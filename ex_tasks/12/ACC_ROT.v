==> flow/design.v <==
module ACC_ROT(input [15:0] Xre, output reg[15:0] Qre=0, 
               input [15:0] Xim, output reg[15:0] Qim=0, 
               input clk,
               input L,  
               input st);  
  wire [17:0] COS = 56756 ;  
  wire [17:0] SIN = 32768 ;  
  wire [15:0] Pre; wire [15:0] Pim ;
  COMP_MULT DD1 ( .Xr(Qre), .Pre(Pre),  
                  .Xi(Qim), .Pim(Pim),  
                  .COS(COS),  
                  .SIN(SIN),  
                  .clk(clk));
  always @ (posedge clk) begin
    Qre <= L? Xre : st? Pre : Qre ;
    Qim <= L? Xim : st? Pim : Qim ; 
  end
endmodule
module COMP_MULT(input [15:0] Xr, output reg [15:0] Pre=0,  
                 input [15:0] Xi, output reg [15:0] Pim=0,  
                 input [17:0] COS,  
                 input [17:0] SIN,  
                 input clk);
  wire [15:0] M1r ;  
  wire [15:0] M2r ;  
  wire [15:0] M1i ;  
  wire [15:0] M2i ;  
  always @ (posedge clk) begin
    Pre <= M1r-M2r ;  
    Pim <= M2i+M1i ;  
  end
  SMULT DD1 (.A(Xr), .AB(M1r),  
             .B(COS),
             .clk(clk));
  SMULT DD2 (.A(Xi), .AB(M2r),  
             .B(SIN),
             .clk(clk));
  SMULT DD3 (.A(Xi), .AB(M1i),  
             .B(COS),
             .clk(clk));
  SMULT DD4 (.A(Xr), .AB(M2i),  
             .B(SIN),
             .clk(clk));
endmodule
module SMULT (input [16-1:0] A, output wire [16-1:0] AB,  
              input [18-1:0] B,                             
              input clk);
  reg [16+18-1:0] MAB = 0;  
  assign AB = MAB>>16 ;  
  wire s_A = A[16-1];  
  wire s_B = B[18-1];  
  wire s_M = s_A^s_B ;  
  wire [16-1:0]mod_A= s_A? -A : A;  
  wire [18-1:0]mod_B= s_B? -B : B;  
  wire [16+18-1:0]mod_M = mod_A * mod_B;  
  always @ (posedge clk) begin
    MAB <= s_M? -mod_M : mod_M;  
  end
endmodule
-- Reports on ACC_ROT
What the tools print for ACC_ROT, step after step.
Line numbers count from 1 in the design file above.
Operators carry their Yosys type and port widths (W data, S select, Z words).
Library cell names are shortened.
A cell with -- has no value.
- top module: ACC_ROT
- clock input: clk
- cell library: sky130hd
- timing corner: tt_025C_1v80

-- Elaborated design
Counts by Yosys on the flattened word-level netlist (proc, flatten, opt, wreduce; memories kept). Register bits leave out memories and registers merged into their read ports (data or address). Print and check cells are left out. Cells with the same type and inputs are merged into one.
- elaborated cells at 31
- output and inout bits at 32
- flip-flop bits (word level): 188
- $mul at 2
- $add $sub $neg at 8
- noted reduce/logical cells: 1
- muxes and demuxes at 10
- operator list (cell ; number):
    $mul A16 B14 Y30 const B ; 2
    $mux W16 ; 6
    $neg A31 Y32 ; 2
    $neg A32 Y32 ; 2
    $mux W32 ; 2
    $mux W31 ; 2
    $neg A16 Y16 ; 2
    $add A16 B16 Y16 ; 1
    $sub A16 B16 Y16 ; 1
    $reduce_bool A2 Y1 ; 1

-- Logic depth
Depth = most cells in a row (Yosys ltp): at word level without a register or memory, in the mapped netlist without a sequential cell, where the memories' decode and read muxes count.
- noted depth after elaboration: 5
- noted ABC_AREA: 0
- gate-level depth with buffers: 30
- noted mapped depth without buffers: 29

-- After synthesis
The flow's flattened synthesis, as Yosys stat reports it; memories are mapped. The netlist is that of the ABC_AREA named above (0 if unset); the other value can give another one.
- sequential area: 0.0028828 mm^2
- noted standard cells after synthesis: 1792
- flip-flop cells at 128
- synthesis area at 0.0168574 mm^2
- cell types (type ; number ; area in all (um^2)):
    fa_1 ; 167 ; 3.34E+03
    ha_1 ; 266 ; 3.33E+03
    dfxtp_1 ; 96 ; 1.92E+03
    xnor2_1 ; 144 ; 1261.21
    inv_1 ; 314 ; 1178.63
    edfxtp_1 ; 32 ; 960.922
    xor2_1 ; 56 ; 490.47
    mux2_2 ; 33 ; 371.606
    nor2_1 ; 84 ; 315.302
    nand2_1 ; 82 ; 307.795
    a21oi_1 ; 59 ; 295.283
    o21ai_0 ; 59 ; 295.283
    a21o_1 ; 29 ; 217.709
    nand2b_1 ; 27 ; 168.912
    o31ai_1 ; 18 ; 135.13
    nor3_1 ; 25 ; 125.12
    nand3_1 ; 21 ; 105.101
    or3_1 ; 16 ; 100.096
Other cell types: 61; their cells: 264.
By module: a second synthesis without flattening, with its own total; a netlist apart from the flattened one above.
- cells (unflattened synthesis) at 5570
- noted area total of the unflattened synthesis: 0.0477158 mm^2
Rows give one instance, submodules left out.
- by module (module ; times used ; seq. area (mm^2) ; cells ; area (mm^2)):
    SMULT ; 4 ; 0.0003203 ; 1312 ; 0.0110006
    COMP_MULT ; 1 ; 0.0006406 ; 251 ; 0.0021984
    ACC_ROT ; 1 ; 0.0009609 ; 71 ; 0.0015152

-- Path before layout
Path of least setup slack by OpenSTA after synthesis, without wires, with an ideal clock, recovery checks aside; 20% of the period is set as input and as output delay. Where synthesis merged equal registers, the netlist keeps one of their names.
- path kind: register to register
- start: reg Qim[4]
- end: reg DD1.DD3.MAB[27]
- noted clock period: 12100 ps
- slack: 4208 ps
- noted data arrival time: 7762 ps
- stages on the path at 28
- time at the first pin at 0 ps
- required time: 11970 ps
- noted path delay: 7892 ps
- setup time: 130 ps
- path buffers at 1
- synthesis period reached: 7892 ps
"path delay" = arrival - input delay + setup time.
"stages on the path" counts driving pins, that of a launching flip-flop among them; a cell with two outputs on the path counts twice.
"synthesis period reached" is the clock period less the worst setup slack; recovery checks do not enter. This is arithmetic on one report: input and output delays are still those of the set period (20% each).
Between the ends stands the longest chain of elaborated cells between them, by number of cells; it is not shown to be the way that was timed. Of several equally long chains one is given.
A line is the first line of the expression or statement that the cell stems from. Yosys adds cells for indexed reads and writes and turns some case tables into memories.
- cell sequence: edfxtp_1 nor4_1 nand2_1 or4_1 o31ai_1 xor2_1 ha_1 ha_1 inv_1 fa_1 inv_1 fa_1 fa_1 inv_1 fa_1 inv_1 ha_1 buf_2 a21o_1 a211o_1 a211oi_2 or2_2 xnor2_1 or2_1 or4b_4 or3_4 o31ai_2 xnor2_1
- cells in the longest elaborated chain at 5
- RTL lines, path after synthesis (item ; RTL line ; RTL):
    start: declaration ; 2 ; input [15:0] Xim, output reg[15:0] Qim=0,
    start: assignment ; 16 ; Qim <= L? Xim : st? Pim : Qim ;
    $neg A16 Y16 ; 53 ; wire [16-1:0]mod_A= s_A? -A : A;
    $mux W16 ; 53 ;
    $mul A16 B14 Y30 ; 55 ; wire [16+18-1:0]mod_M = mod_A * mod_B;
    $neg A32 Y32 ; 57 ; MAB <= s_M? -mod_M : mod_M;
    $mux W32 ; 57 ;
    end: assignment ; 57 ;
    end: declaration ; 48 ; reg [16+18-1:0] MAB = 0;

-- Worst path after layout
From the final timing report of flow run 2: the path of least setup slack in the routed layout; clock arrival at registers is part of the times.
The report prints the path's times to 10 ps; the period is as set.
- path kind: register to register
- start: reg Qim[3]
- end: reg DD1.DD3.MAB[27]
- noted clock period: 7470 ps
- time at the first pin at 440 ps
- setup time: 100 ps
- path buffers at 0
- stages on the path at 29
- noted data arrival time: 8730 ps
- required time: 7800 ps
- slack: -930 ps
Between the ends stands the longest chain of elaborated cells between them, by number of cells; it is not shown to be the way that was timed. Of several equally long chains one is given.
- cell sequence: edfxtp_1 nor4_4 nand2_1 or4_4 nand2_4 xor2_4 inv_2 ha_4 xnor2_1 ha_1 a21oi_2 fa_1 inv_1 fa_1 fa_1 inv_1 fa_1 inv_1 ha_2 a21o_1 and3_1 a211oi_4 o21ai_2 o31ai_2 xnor2_2 or3_1 or3_4 o31ai_4 xnor2_1
- cells in the longest elaborated chain at 5
- RTL lines, path after layout (item ; RTL line ; RTL):
    start: declaration ; 2 ; input [15:0] Xim, output reg[15:0] Qim=0,
    start: assignment ; 16 ; Qim <= L? Xim : st? Pim : Qim ;
    $neg A16 Y16 ; 53 ; wire [16-1:0]mod_A= s_A? -A : A;
    $mux W16 ; 53 ;
    $mul A16 B14 Y30 ; 55 ; wire [16+18-1:0]mod_M = mod_A * mod_B;
    $neg A32 Y32 ; 57 ; MAB <= s_M? -mod_M : mod_M;
    $mux W32 ; 57 ;
    end: assignment ; 57 ;
    end: declaration ; 48 ; reg [16+18-1:0] MAB = 0;

Measured results for ACC_ROT: 2 stored runs of the Yosys and OpenROAD flow on sky130hd. The settings differ; the order carries no meaning. The constraints put input and output delay at 20% of the set period each and load the outputs with 0.01 pF.
By "achieved period" is meant the clock period of the run minus its worst setup slack. This is arithmetic on one report: input and output delays are still those of the set period (20% each).
"allowed time less slack (worst setup path)" is the time allowed to the run's worst setup path (the clock period less input and output delay, where it has them) less its slack. Clock arrival times count: a late capture clock shortens it, a late launch clock lengthens it.
"allowed time less slack (worst setup path)" is given in steps of 10 ps.

Flow run 1

==> flow/run.sh <==
#!/bin/bash
# the make line also repeats the synthesis and layout settings of config.mk as NAME=value (left out here)
make -C /OpenROAD-flow-scripts/flow DESIGN_CONFIG=/design/flow/config.mk WORK_HOME=/design/flow/orfs CLKGATE_MAP_FILE= finish
==> flow/config.mk <==
export PLATFORM = sky130hd
export DESIGN_NAME = ACC_ROT
export DESIGN_NICKNAME = ACC_ROT
export VERILOG_FILES = /design/flow/design.v
export SDC_FILE = /design/flow/constraint.sdc
export NUM_CORES = 4
export LEC_CHECK = 0
export CAP_MARGIN = 15
export CELL_PAD_IN_SITES_DETAIL_PLACEMENT = 1
export CELL_PAD_IN_SITES_GLOBAL_PLACEMENT = 2
export CORE_MARGIN = 8
export CORE_UTILIZATION = 49
export MIN_ROUTING_LAYER = met2
export PLACE_DENSITY_LB_ADDON = 0.09
export SETUP_SLACK_MARGIN = 1.26
export SLEW_MARGIN = 5
export TNS_END_PERCENT = 50
==> flow/constraint.sdc <==
create_clock -name core_clock -period 7.03 [get_ports {clk}]
set_input_delay 1.4060 -clock core_clock [delete_from_list [all_inputs] [get_ports {clk}]]
set_output_delay 1.4060 -clock core_clock [all_outputs]
set_load 0.01 [all_outputs]

Flow run 1: unfinished; error GRT-0232 in routing.

Flow run 2

==> flow/run.sh <==
#!/bin/bash
# the make line also repeats the synthesis and layout settings of config.mk as NAME=value (left out here)
make -C /OpenROAD-flow-scripts/flow DESIGN_CONFIG=/design/flow/config.mk WORK_HOME=/design/flow/orfs CLKGATE_MAP_FILE= finish
==> flow/config.mk <==
export PLATFORM = sky130hd
export DESIGN_NAME = ACC_ROT
export DESIGN_NICKNAME = ACC_ROT
export VERILOG_FILES = /design/flow/design.v
export SDC_FILE = /design/flow/constraint.sdc
export NUM_CORES = 4
export LEC_CHECK = 0
export ABC_AREA = 0
export CAP_MARGIN = 20
export CORE_MARGIN = 2
export CORE_UTILIZATION = 29
export CTS_CLUSTER_SIZE = 92
export GPL_ROUTABILITY_DRIVEN = 0
export PLACE_DENSITY = 0.95
export SETUP_SLACK_MARGIN = 0.52
export SLEW_MARGIN = 25
==> flow/constraint.sdc <==
create_clock -name core_clock -period 7.47 [get_ports {clk}]
set_input_delay 1.4940 -clock core_clock [delete_from_list [all_inputs] [get_ports {clk}]]
set_output_delay 1.4940 -clock core_clock [all_outputs]
set_load 0.01 [all_outputs]

Measured in flow run 2:
- post-route setup TNS: -18940 ps
- utilization after routing at 39.8%
- synthesized cell area at 0.0168574 mm^2
- noted the setup slack of the worst path: -931 ps
- allowed time less slack (worst setup path) at 8400 ps
- worst path kind: register to register
- final worst hold slack at 488 ps
- area of the die: 0.060074 mm^2
- standard-cell area after routing at 0.0229458 mm^2
- achieved period at 8401 ps
